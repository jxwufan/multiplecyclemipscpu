==> flow/design.v <==
`timescale 1ns / 1ps
module mccu(op, func, z, clock, resetn,
	    wpc, wir, wmem, wreg, iord, regrt, m2reg, aluc,
	    shift, alusrca, alusrcb, pcsource, jal, sext, state);
   input [5:0] op, func;
   input       z, clock, resetn;
   output reg  wpc, wir, wmem, wreg, iord, regrt, m2reg;
   output reg [3:0] aluc;
   output reg [1:0] alusrcb, pcsource;
   output reg 	    shift, alusrca, jal, sext;
   output reg [2:0] state;
   reg [2:0] 	    next_state;
   parameter [2:0]	sif	= 3'b000,
			sid	= 3'b001,
			sexe	= 3'b010,
			smem	= 3'b011,
			swb	= 3'b100;
   wire 	  	 r_type, i_add, i_sub, i_and, i_or, i_xor, i_sll, i_srl, i_sra, i_jr;
   wire 	    i_addi, i_andi, i_ori, ixori, i_lw, i_sw, i_beq, i_bne, i_lui, i_j, i_jal;
   and(r_type, ~op[5], ~op[4], ~op[3], ~op[2], ~op[1], ~op[0]);
   and(i_add,  r_type,  func[5], ~func[4], ~func[3], ~func[2], ~func[1], ~func[0]);
   and(i_sub,  r_type,  func[5], ~func[4], ~func[3], ~func[2],  func[1], ~func[0]);
   and(i_and,  r_type,  func[5], ~func[4], ~func[3],  func[2], ~func[1], ~func[0]);
   and(i_or,   r_type,  func[5], ~func[4], ~func[3],  func[2], ~func[1],  func[0]);
   and(i_xor,  r_type,  func[5], ~func[4], ~func[3],  func[2],  func[1], ~func[0]);
   and(i_sll,  r_type, ~func[5], ~func[4], ~func[3], ~func[2], ~func[1], ~func[0]);
   and(i_srl,  r_type, ~func[5], ~func[4], ~func[3], ~func[2],  func[1], ~func[0]);
   and(i_sra,  r_type, ~func[5], ~func[4], ~func[3], ~func[2],  func[1],  func[0]);
   and(i_jr,   r_type, ~func[5], ~func[4],  func[3], ~func[2], ~func[1], ~func[0]);
	and(i_nor,  r_type,  func[5], ~func[4], ~func[3],  func[2],  func[1],  func[0]);
	and(i_slt,  r_type,  func[5], ~func[4],  func[3], ~func[2],  func[1], ~func[0]);
	and(i_jalr, r_type, ~func[5], ~func[4],  func[3], ~func[2], ~func[1],  func[0]);
   and(i_addi, ~op[5], ~op[4],  op[3], ~op[2], ~op[1], ~op[0]);
   and(i_andi, ~op[5], ~op[4],  op[3],  op[2], ~op[1], ~op[0]);
   and(i_ori,  ~op[5], ~op[4],  op[3],  op[2], ~op[1],  op[0]);
   and(i_xori, ~op[5], ~op[4],  op[3],  op[2],  op[1], ~op[0]);
   and(i_lw,    op[5], ~op[4], ~op[3], ~op[2],  op[1],  op[0]);
   and(i_sw,    op[5], ~op[4],  op[3], ~op[2],  op[1],  op[0]);
   and(i_beq,  ~op[5], ~op[4], ~op[3],  op[2], ~op[1], ~op[0]);
   and(i_bne,  ~op[5], ~op[4], ~op[3],  op[2], ~op[1],  op[0]);
   and(i_lui,  ~op[5], ~op[4],  op[3],  op[2],  op[1],  op[0]);
   and(i_j,    ~op[5], ~op[4], ~op[3], ~op[2],  op[1], ~op[0]);
   and(i_jal,  ~op[5], ~op[4], ~op[3], ~op[2],  op[1],  op[0]);
	and(i_slti,	~op[5], ~op[4],  op[3], ~op[2],  op[1], ~op[0]);
   wire 	    i_shift;
   or (i_shift, i_sll, i_srl, i_sra);
	initial
	begin
		wpc <= 0;
		wir <= 0;
		wmem <= 0;
		iord <= 0;
		regrt <= 0;
		m2reg <= 0;
		aluc <= 0;
		alusrcb <= 0;
		pcsource <= 0;
		shift <= 0;
		alusrca <= 0;
		jal <= 0;
		sext <= 0;
		state <= 0;
		wreg <= 0;
	end
	always @(*) begin
	   wpc		= 0;
	   wir		= 0;
	   wmem		= 0;
	   iord		= 0;
	   aluc		= 4'b0000;
	   alusrca	= 0;
	   alusrcb	= 2'h0;
	   regrt	= 0;
	   m2reg	= 0;
	   shift	= 0;
	   pcsource	= 2'h0;
	   jal		= 0;
	   sext		= 1;
		wreg = 0;
	   case(state)
	     sif: begin
		wpc		= 1;
		wir		= 1;
		alusrca		= 1;
		alusrcb		= 2'h1;
		next_state	= sid;
	     end
	     sid: begin
		if (i_j) begin
		   pcsource	= 2'h3;
		   wpc		= 1;
		   next_state	= sif;
		end else if (i_jal) begin
		   pcsource	= 2'h3;
		   wpc		= 1;
		   jal		= 1;
		   wreg		= 1;
		   next_state	= sif;
		end else if (i_jr) begin
		   pcsource	= 2'h2;
		   wpc		= 1;
		   next_state	= sif;
		end else if (i_jalr) begin
			pcsource = 2'h2;
			wpc 		= 1;
			jal 	   = 1;
			wreg     = 1;
			next_state = sif;
		end else begin
		   aluc		= 4'b0000;
		   alusrca	= 1;
		   alusrcb	= 2'h3;
		   next_state	= sexe;
		end
	     end  
	     sexe: begin
		aluc[3] = i_sra | i_slt | i_nor | i_slti;
		aluc[2] = i_sub | i_or  | i_srl | i_sra | i_ori  | i_lui | i_nor;
		aluc[1] = i_xor | i_sll | i_srl | i_sra | i_xori | i_beq | i_bne | i_lui;
		aluc[0] = i_and | i_or  | i_sll | i_srl | i_sra  | i_andi | i_ori | i_nor;
		if (i_beq || i_bne) begin
		   pcsource = 2'h1;
		   wpc = i_beq & z | i_bne & ~z;
		   next_state = sif;
		end else begin
		   if (i_lw || i_sw) begin
		      alusrcb = 2'h2;
		      next_state = smem;
		   end else begin
		      if (i_shift) shift = 1;
		      if (i_addi || i_andi || i_ori || i_xori || i_lui || i_slti)
			alusrcb = 2'h2;
		      if (i_andi || i_ori || i_xori) sext = 0;
		      next_state = swb;
		   end
		end
	     end  
	     smem: begin
		iord = 1;
		if (i_lw) begin
		   next_state = swb;
		end else begin
		   wmem = 1;
		   next_state = sif;
		end
	     end
	     swb: begin
		if (i_lw) m2reg = 1;
		if (i_lw || i_addi || i_andi || i_ori || i_xori || i_lui || i_slti)
		  regrt = 1;
		wreg = 1;
		next_state = sif;
	     end
	     default: begin
		next_state = sif;
	     end
	   endcase
	end
   always @(posedge clock or posedge resetn) begin
      if (resetn == 1) begin
	 state <= sif;
      end else begin
	 state <= next_state;
      end
   end
endmodule
Tool chain data of mccu. The steps from the RTL of mccu to its reports follow in flow order. Lines are those of the file above, counted from 1. Library cell names are shortened. The mark n/a stands for no value.

Top: mccu. Clock: clock. Cell library: sky130hd. Timing corner: tt_025C_1v80.

Word level. Yosys after proc, flatten, opt, wreduce and memory -nomap, before mapping. Enables and synchronous resets that opt folds into registers are not counted as muxes. Memory bits, and registers merged into a memory's read port (data or address), are not among the register bits. Print and check cells are not counted. Equal cells are merged and count once.

Register bits: 3. The figure for output and inout bits is 22. The entry for input bits reads 15. Under word-level cells stands 185.

Under muxes and demuxes stands 58. Under bitwise logic cells stands 106. The entry for reduce/logical cells reads 16. Equality and inequality tests: 4.

Operators with widths (number): 1-bit bitwise AND (67); 1-bit 2-to-1 mux (34); 1-bit bitwise OR (26); 2-bit 2-to-1 mux (12); 3-bit 2-to-1 mux (6); 1-bit logical OR (15); 1-bit NOT (13); 3-bit case mux with 4-bit select (1); 3-bit by 2-bit == test with 1-bit output (second input constant) (2); 2-bit case mux with 3-bit select (1); 2-bit case mux with 2-bit select (1); 1-bit case mux with 2-bit select (2); 3-bit by 1-bit == test with 1-bit output (second input constant) (1); 3-bit == test (second input constant) (1); 3-bit zero test (1); 1-bit case mux with 3-bit select (1).

Depth. Yosys ltp: most cells in a row. Word level: on the elaborated netlist, between registers, memories and ports. Mapped: between sequential cells and ports; inverters and the memories' decode and read muxes count.

The entry for word-level depth reads 20. The figure for ABC_AREA is 0. Under depth in mapped cells stands 5. The figure for gate-level depth less buffers is 4.

After synthesis. Source: synth_stat.txt of the flow (Yosys; design flattened, memories mapped). It holds for the ABC_AREA given above (unset counts as 0); a run with the other value may have another netlist. The area totals of this step are shown rounded.

For standard cells after synthesis the number is 85. Sequential area: 0.0000751 mm^2. Buffers: 4. Under chip area (Yosys) stands 0.000611 mm^2. Flip-flop cells: 3.

Cell types: dfrtp_1 (number 3, total area 75.072 um^2); nor2_1 (number 7, total area 26.275 um^2); a21oi_1 (number 5, total area 25.024 um^2); nand2b_1 (number 4, total area 25.024 um^2); o21ai_1 (number 5, total area 25.024 um^2); a211oi_1 (number 3, total area 22.522 um^2); nand2_1 (number 6, total area 22.522 um^2); nor4_4 (number 1, total area 21.27 um^2); nand3_1 (number 4, total area 20.019 um^2); nor3_1 (number 4, total area 20.019 um^2); nor3b_4 (number 1, total area 18.768 um^2); xor2_1 (number 2, total area 17.517 um^2); a21boi_0 (number 2, total area 15.014 um^2); and2b_1 (number 2, total area 15.014 um^2); inv_1 (number 4, total area 15.014 um^2); nand4b_2 (number 1, total area 15.014 um^2); nor3b_1 (number 2, total area 15.014 um^2); nor4b_2 (number 1, total area 15.014 um^2).

Not listed: further types 20, cells in them 28.

Path before layout. Path of least setup slack by OpenSTA after synthesis, without wires, with an ideal clock, recovery checks aside; 20% of the period is set as input and as output delay. Where synthesis merged equal registers, the netlist keeps one of their names.

Path type: input to output. Start: input port op[3]. End: output port aluc[0]. Arrival time: 1.420 ns. Under driving pins on the path stands 5. For setup slack the number is 0.172 ns. The entry for external output delay reads 0.398 ns. Clock period: 1.99 ns. The entry for path delay reads 1.022 ns. For external input delay the number is 0.398 ns. Synthesis period reached: 1.818 ns.

"path delay" is the arrival time less input delay plus setup time. At an output port there is no setup time. "driving pins on the path" counts driving pins, that of a launching flip-flop among them; a cell with two outputs on the path counts twice. "synthesis period reached" is the clock period less the worst setup slack; recovery checks do not enter. This is arithmetic on one report: input and output delays are still those of the set period (20% each).

Path through: buf_4 > nor4_4 > nor3b_4 > o21ai_1 > a21oi_1.

Ends and longest elaborated chain, after synthesis: from (decl) (RTL line 5) `input [5:0] op, func;`; to (decl) (RTL line 8) `output reg [3:0] aluc;`.

No chain of elaborated cells between the ends is given.

Path in the finished layout. Path of least setup slack in the final report of job 1 (OpenROAD, finished layout, wires in). Where an end is a register, its clock arrival counts in the times.

Path type: input to output. Start: input port func[4]. End: output port alusrcb[0]. For external input delay the number is 0.36 ns. Clock period: 1.8 ns. The entry for external output delay reads 0.36 ns. Arrival time: 1.55 ns. For setup slack the number is -0.11 ns. Under driving pins on the path stands 9.

Between the ends stands the longest chain of elaborated cells between them, by number of cells; it is not shown to be the way that was timed. Of several equally long chains one is given. A line is the first line of the expression or statement that the cell stems from. Yosys adds cells for indexed reads and writes and turns some case tables into memories.

Path through: buf_8 > nor4_4 > buf_4 > buf_6 > a21oi_2 > o21ai_1 > buf_4 > nand2b_1 > buf_2. Length of the longest elaborated chain: 11. For elaborated cells on any way between the ends the number is 12. Classes of those cells: mux (5); logic (7).

Ends and longest elaborated chain, post-layout: from (decl) (RTL line 5) `input [5:0] op, func;`; 1-bit NOT (RTL line 32) `and(i_jalr, r_type, ~func[5], ~func[4], func[3], ~func[2], ~func[1], func[0]);`; 1-bit bitwise AND x5 (RTL line 32); 2-bit 2-to-1 mux (RTL line 103) `end else if (i_jalr) begin`; 2-bit 2-to-1 mux (RTL line 99) `end else if (i_jr) begin`; 2-bit 2-to-1 mux (RTL line 93) `end else if (i_jal) begin`; 2-bit 2-to-1 mux (RTL line 89) `if (i_j) begin`; 2-bit case mux with 3-bit select (RTL line 80) `case(state)`; to (decl) (RTL line 9) `output reg [1:0] alusrcb, pcsource;`.

Subject: mccu on sky130hd, stored results

Hello all,

Flow measurements of mccu on sky130hd: 2 stored runs with different settings, listed in no order. Input and output delays are each 20% of the period that was set; the output load is 0.01 pF. Measured values are rounded.

Job 1 has these settings: period_ns 1.8; CORE_UTILIZATION 28; SETUP_SLACK_MARGIN -0.01; PLACE_DENSITY 0.38; CORE_ASPECT_RATIO 1.42; TNS_END_PERCENT 70; GPL_ROUTABILITY_DRIVEN 1; CTS_CLUSTER_DIAMETER 294; MAX_ROUTING_LAYER met4; CAP_MARGIN 20; CORE_MARGIN 2; SLEW_MARGIN 20. For the final design utilization the run shows 65.5%. The sum of negative setup slack reads -0.583 ns. For the die size the run shows 0.00258 mm^2. The setup slack of the worst path stands at -0.105 ns. For the chip area in the Yosys report the run shows 0.000611 mm^2.

Job 2 has these settings: period_ns 2.2; CORE_UTILIZATION 44; SETUP_SLACK_MARGIN 0.01; CELL_PAD_IN_SITES_GLOBAL_PLACEMENT 1; TNS_END_PERCENT 45; ABC_AREA 1; SLEW_MARGIN 10; MIN_ROUTING_LAYER met1; MAX_ROUTING_LAYER met5; CAP_MARGIN 20; CORE_MARGIN 2. Outcome: stopped before the end: placement reported GPL-0301.

Thanks
